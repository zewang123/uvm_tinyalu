==> flow/design.v <==
interface my_if(input clk, input rst_n);
	logic [7:0]  	A;
	logic [7:0] 	B;
	logic [2:0]  	op;
	logic 			start;
	logic 			done;
	logic [15:0] 	result;
endinterface
module single_cycle (
    input  logic [7:0]  A,
    input  logic [7:0]  B,
    input  logic        clk,
    input  logic [2:0]  op,
    input  logic        reset_n,
    input  logic        start,
    output logic        done_aax,
    output logic [15:0] result_aax
);
    logic [7:0]  a_int, b_int;
    logic [15:0] mul_int1, mul_int2;
    logic        done_aax_int;
    always_ff @(posedge clk) begin
        if (!reset_n) begin
            result_aax <= 16'b0;
        end
        else begin
            if (start) begin
                case (op)
                    3'b001: result_aax <= {8'b0, A} + {8'b0, B};   
                    3'b010: result_aax <= {8'b0, A} & {8'b0, B};    
                    3'b011: result_aax <= {8'b0, A} ^ {8'b0, B};    
                    default: ;  
                endcase
            end
        end
    end
    always_ff @(posedge clk or negedge reset_n) begin
        if (!reset_n) begin
            done_aax_int <= 1'b0;
        end
        else begin
            done_aax_int <= (start && (op != 3'b000));
        end
    end
    assign done_aax = done_aax_int;
endmodule
module three_cycle (
    input  logic [7:0]  A,
    input  logic [7:0]  B,
    input  logic        clk,
    input  logic        reset_n,
    input  logic        start,
    output logic        done_mult,
    output logic [15:0] result_mult
);
    logic [7:0]  a_int, b_int;       
    logic [15:0] mult1, mult2;       
    logic        done3, done2, done1, done_mult_int;   
    always_ff @(posedge clk or negedge reset_n) begin
        if (!reset_n) begin
            done_mult_int <= '0;
            done3         <= '0;
            done2         <= '0;
            done1         <= '0;
            a_int         <= '0;
            b_int         <= '0;
            mult1         <= '0;
            mult2         <= '0;
            result_mult   <= '0;
        end
        else begin
            a_int       <= A;
            b_int       <= B;
            mult1       <= a_int * b_int;   
            mult2       <= mult1;           
            result_mult <= mult2;           
            done3       <= start && !done_mult_int;
            done2       <= done3 && !done_mult_int;
            done1      <= done2 && !done_mult_int;
            done_mult_int <= done1 && !done_mult_int;
        end
    end
    assign done_mult = done_mult_int;
endmodule
module tinyalu (
    input  logic [7:0]  A,
    input  logic [7:0]  B,
    input  logic        clk,
    input  logic [2:0]  op,
    input  logic        reset_n,
    input  logic        start,
    output logic        done,
    output logic [15:0] result
);
	logic done_aax;
	logic done_mult;
	logic [15:0] result_aax;
	logic [15:0] result_mult;
	logic start_single;  
	logic start_mult;    
	logic done_internal;
	single_cycle add_and_xor (
		.A(A),
		.B(B),
		.clk(clk),
		.op(op),
		.reset_n(reset_n),
		.start(start_single),
		.done_aax(done_aax),
		.result_aax(result_aax)
	);
	three_cycle mult (
		.A(A),
		.B(B),
		.clk(clk),
		.reset_n(reset_n),
		.start(start_mult),
		.done_mult(done_mult),
		.result_mult(result_mult)
	);
	always_comb begin
		case (op[2])
		1'b0: begin
			start_single = start;
			start_mult   = 1'b0;
		end
		1'b1: begin
			start_single = 1'b0;
			start_mult   = start;
		end
		default: begin
			start_single = 1'b0;
			start_mult   = 1'b0;
		end
		endcase
	end
	always_comb begin
		case (op[2])
		1'b0: result = result_aax;
		1'b1: result = result_mult;
		default: result = 'X;
		endcase
	end
	always_comb begin
		case (op[2])
		1'b0: done_internal = done_aax;
		1'b1: done_internal = done_mult;
		default: done_internal = 1'bX;
		endcase
	end
	assign done = done_internal;
endmodule
### Step by step through the tools: tinyalu

Tool output for the design above, in the order of the flow.
Line numbers count from 1 in the design file above.
Operators carry their Yosys type and port widths (W data, S select, Z words).
Not given: -

| set-up | value |
|---|---|
| top | tinyalu |
| clock input | clk |
| library | sky130hd |
| corner | tt_025C_1v80 |

### Word-level counts

Counts by Yosys on the flattened word-level netlist (proc, flatten, opt, wreduce; memories kept). Register bits leave out memories and registers merged into their read ports (data or address). Print and check cells are left out. Cells with the same type and inputs are merged into one.

| cells by class | value |
|---|---|
| $add $sub $neg | 1 |
| bitwise logic cells | 3 |
| muxes and demuxes | 5 |
| eq/ne operators | 3 |
| $mul | 1 |
| reduce/logical cells | 9 |

Operator list:

| kind | count |
|---|---|
| $mul A8 B8 Y16 | 1 |
| $pmux W16 S3 | 1 |
| $pmux W16 S2 | 1 |
| $add A8 B8 Y9 | 1 |
| $and A8 B8 Y8 | 1 |
| $xor A8 B8 Y8 | 1 |
| $eq A3 B2 Y1 const B | 2 |
| $reduce_bool A3 Y1 | 2 |
| $pmux W1 S2 | 3 |
| $logic_and A1 B1 Y1 | 5 |
| $eq A3 B1 Y1 const B | 1 |
| $reduce_and A2 Y1 | 1 |
| $not A1 Y1 | 1 |
| $logic_not A1 Y1 | 1 |

| bit counts | value |
|---|---|
| output and inout port bits | 17 |
| input bits | 22 |
| flip-flop bits (word level) | 85 |

### Depth

Longest topological path by Yosys (ltp), each cell counted once; first at word level (registers and memories cut), then after technology mapping (sequential cells cut; the memories' decode and read muxes count).

| depth | value |
|---|---|
| word-level depth | 3 |
| ABC_AREA | 1 |
| depth in mapped cells | 20 |

### Netlist

Source: synth_stat.txt of the flow (Yosys; design flattened, memories mapped). It holds for the ABC_AREA given above (unset counts as 0); a run with the other value may have another netlist.
The area totals of this step are shown rounded.

Cell types:

| cell type | count |
|---|---|
| sky130_fd_sc_hd__dfrtp_1 | 69 |
| sky130_fd_sc_hd__fa_1 | 37 |
| sky130_fd_sc_hd__nand2_1 | 168 |
| sky130_fd_sc_hd__ha_1 | 44 |
| sky130_fd_sc_hd__inv_1 | 134 |
| sky130_fd_sc_hd__dfxtp_1 | 9 |
| sky130_fd_sc_hd__a21oi_1 | 22 |
| sky130_fd_sc_hd__nand3_1 | 19 |
| sky130_fd_sc_hd__clkbuf_1 | 16 |
| sky130_fd_sc_hd__xor2_1 | 5 |
| sky130_fd_sc_hd__nor2_1 | 11 |
| sky130_fd_sc_hd__o21ai_1 | 8 |
| sky130_fd_sc_hd__xnor2_1 | 4 |
| sky130_fd_sc_hd__nor2_4 | 3 |
| sky130_fd_sc_hd__buf_6 | 2 |
| sky130_fd_sc_hd__nand2_4 | 2 |
| sky130_fd_sc_hd__o21bai_1 | 3 |
| sky130_fd_sc_hd__a31oi_1 | 3 |

Other cell types: 13; their cells: 20.

| mapped netlist | value |
|---|---|
| flip-flop cells | 78 |
| buffers | 20 |
| cells in the netlist | 579 |
| chip area (Yosys) | 5010 µm² |

### Path before layout

OpenSTA on the mapped netlist: ideal clock, no wires. The path of least setup slack (recovery checks aside). Input and output delay are each 20% of the period. Register names are those of the netlist, which keeps one name where synthesis merged equal registers.

| timing path post-synthesis | value |
|---|---|
| path type | register to register |
| start point | register mult.a_int[0] |
| end point | register mult.mult1[12] |
| data arrival time | 3715 ps |
| clock period | 6080 ps |
| path delay | 3832 ps |
| stages on the path | 18 |
| slack | 2249 ps |
| time at the first pin | 0 ps |
| period reached after synthesis | 3831 ps |

"path delay" = arrival - input delay + setup time.
"stages on the path" counts driving pins, that of a launching flip-flop among them; a cell with two outputs on the path counts twice.
"period reached after synthesis" = period - worst setup slack (recovery checks aside). The figure is calculated, with input and output delays left at 20% of the set period.
The rows between start and end are the longest chain of elaborated cells between them; the timing report does not say that the signal goes this way. Where chains are equally long, one stands for them.
A line is the first line of the expression or statement that the cell stems from. Yosys adds cells for indexed reads and writes and turns some case tables into memories.

| on the way, post-synthesis | value |
|---|---|
| path through | sky130_fd_sc_hd__dfrtp_1 sky130_fd_sc_hd__clkbuf_1 sky130_fd_sc_hd__nand2_1 sky130_fd_sc_hd__fa_1 sky130_fd_sc_hd__fa_1 sky130_fd_sc_hd__inv_1 sky130_fd_sc_hd__fa_1 sky130_fd_sc_hd__inv_1 sky130_fd_sc_hd__fa_1 sky130_fd_sc_hd__inv_1 sky130_fd_sc_hd__ha_1 sky130_fd_sc_hd__nand2_1 sky130_fd_sc_hd__a21oi_1 sky130_fd_sc_hd__nor2_1 sky130_fd_sc_hd__nand2_1 sky130_fd_sc_hd__nand3_1 sky130_fd_sc_hd__nand3_1 sky130_fd_sc_hd__nand2_1 |
| cells in the longest elaborated chain | 1 |
| elaborated cells between the ends (all ways) | 1 |
| source lines of those cells | 1 |
| those cells by class | mul: 1 |

Ends and longest elaborated chain, post-synthesis:

| element | line | RTL |
|---|---|---|
| from (decl) | 56 | `logic [7:0]  a_int, b_int;` |
| from (assign) | 65 | `a_int         <= '0;` |
| from (assign) | 72 | `a_int       <= A;` |
| $mul A8 B8 Y16 | 74 | `mult1       <= a_int * b_int;` |
| to (assign) | 67 | `mult1         <= '0;` |
| to (assign) | 74 |  |
| to (decl) | 57 | `logic [15:0] mult1, mult2;` |

### Timing after layout

Path of least setup slack in the final report of stored run 1 (OpenROAD, finished layout, wires in). Where an end is a register, its clock arrival counts in the times.
The report prints the path's times to 10 ps; the period is as set.

| timing path post-layout | value |
|---|---|
| path type | register to register |
| start point | register mult.b_int[7] |
| end point | register mult.mult1[14] |
| slack | -350 ps |
| stages on the path | 18 |
| clock period | 3370 ps |
| data arrival time | 3950 ps |
| time at the first pin | 330 ps |

The rows between start and end are the longest chain of elaborated cells between them; the timing report does not say that the signal goes this way. Where chains are equally long, one stands for them.

| on the way, post-layout | value |
|---|---|
| path through | sky130_fd_sc_hd__dfrtp_2 sky130_fd_sc_hd__buf_4 sky130_fd_sc_hd__nand2_1 sky130_fd_sc_hd__inv_1 sky130_fd_sc_hd__fa_1 sky130_fd_sc_hd__fa_1 sky130_fd_sc_hd__fa_1 sky130_fd_sc_hd__inv_1 sky130_fd_sc_hd__fa_1 sky130_fd_sc_hd__inv_2 sky130_fd_sc_hd__ha_4 sky130_fd_sc_hd__nand2_4 sky130_fd_sc_hd__nor2_2 sky130_fd_sc_hd__nand2_1 sky130_fd_sc_hd__nand2_2 sky130_fd_sc_hd__nand2_1 sky130_fd_sc_hd__nand3_1 sky130_fd_sc_hd__nand2_1 |
| cells in the longest elaborated chain | 1 |
| elaborated cells between the ends (all ways) | 1 |
| source lines of those cells | 1 |
| those cells by class | mul: 1 |

Ends and longest elaborated chain, post-layout:

| element | line | RTL |
|---|---|---|
| from (decl) | 56 | `logic [7:0]  a_int, b_int;` |
| from (assign) | 66 | `b_int         <= '0;` |
| from (assign) | 73 | `b_int       <= B;` |
| $mul A8 B8 Y16 | 74 | `mult1       <= a_int * b_int;` |
| to (assign) | 67 | `mult1         <= '0;` |
| to (assign) | 74 |  |
| to (decl) | 57 | `logic [15:0] mult1, mult2;` |

Add stored flow runs of tinyalu

Measured data: module tinyalu, platform sky130hd, 2 stored runs of the flow under differing settings, order arbitrary. Input and output delays are each 20% of the period that was set; the output load is 0.01 pF.
"period reached": clock period set for the run, less the worst setup slack. It is reckoned from that one timing run; input and output delays stay at 20% of the period that was set.
"time used up by the worst setup path" means the part of the period allowed to the worst setup path (the constraints hold back 20% at inputs and 20% at outputs) less its slack; where the path has registers, the arrival times of their clocks count too.
By "overall power" is meant OpenSTA's value without simulated activity: inputs other than the clock are taken to toggle once in ten clock periods, and the tool carries that through the logic.
"time used up by the worst setup path" is known to 10 ps.
Results are given in rounded form.

#### Stored run 1

| setting | value |
|---|---|
| period_ns | `3.37` |
| CORE_UTILIZATION | `51` |
| SETUP_SLACK_MARGIN | `0.01` |
| PLACE_DENSITY | `0.41` |
| CORE_ASPECT_RATIO | `1.98` |
| TNS_END_PERCENT | `55` |
| ABC_AREA | `1` |
| GPL_TIMING_DRIVEN | `1` |
| CAP_MARGIN | `20` |
| CORE_MARGIN | `2` |
| SLEW_MARGIN | `20` |

| result | value |
|---|---|
| setup total negative slack | -2510 ps |
| die footprint | 10700 µm² |
| final utilization | 65.2 % |
| worst setup slack after layout | -347 ps |
| mapped cell area after synthesis | 5010 µm² |
| period reached | 3717 ps |
| overall power | 3.85 mW |
| time used up by the worst setup path | 3720 ps |
| class of the worst setup path | register to register |
| area of the standard cells in the finished layout | 6200 µm² |

#### Stored run 2

| setting | value |
|---|---|
| period_ns | `4.13` |
| CORE_UTILIZATION | `28` |
| CAP_MARGIN | `20` |
| CORE_MARGIN | `2` |
| SLEW_MARGIN | `20` |

| result | value |
|---|---|
| period reached | 4101 ps |
| setup total negative slack | 0 ps |
| overall power | 3.16 mW |
| mapped cell area after synthesis | 4830 µm² |
| worst setup slack after layout | 29 ps |
| time used up by the worst setup path | 4100 ps |
| class of the worst setup path | register to register |
| area of the standard cells in the finished layout | 6270 µm² |
| die footprint | 18300 µm² |
| final utilization | 36.8 % |
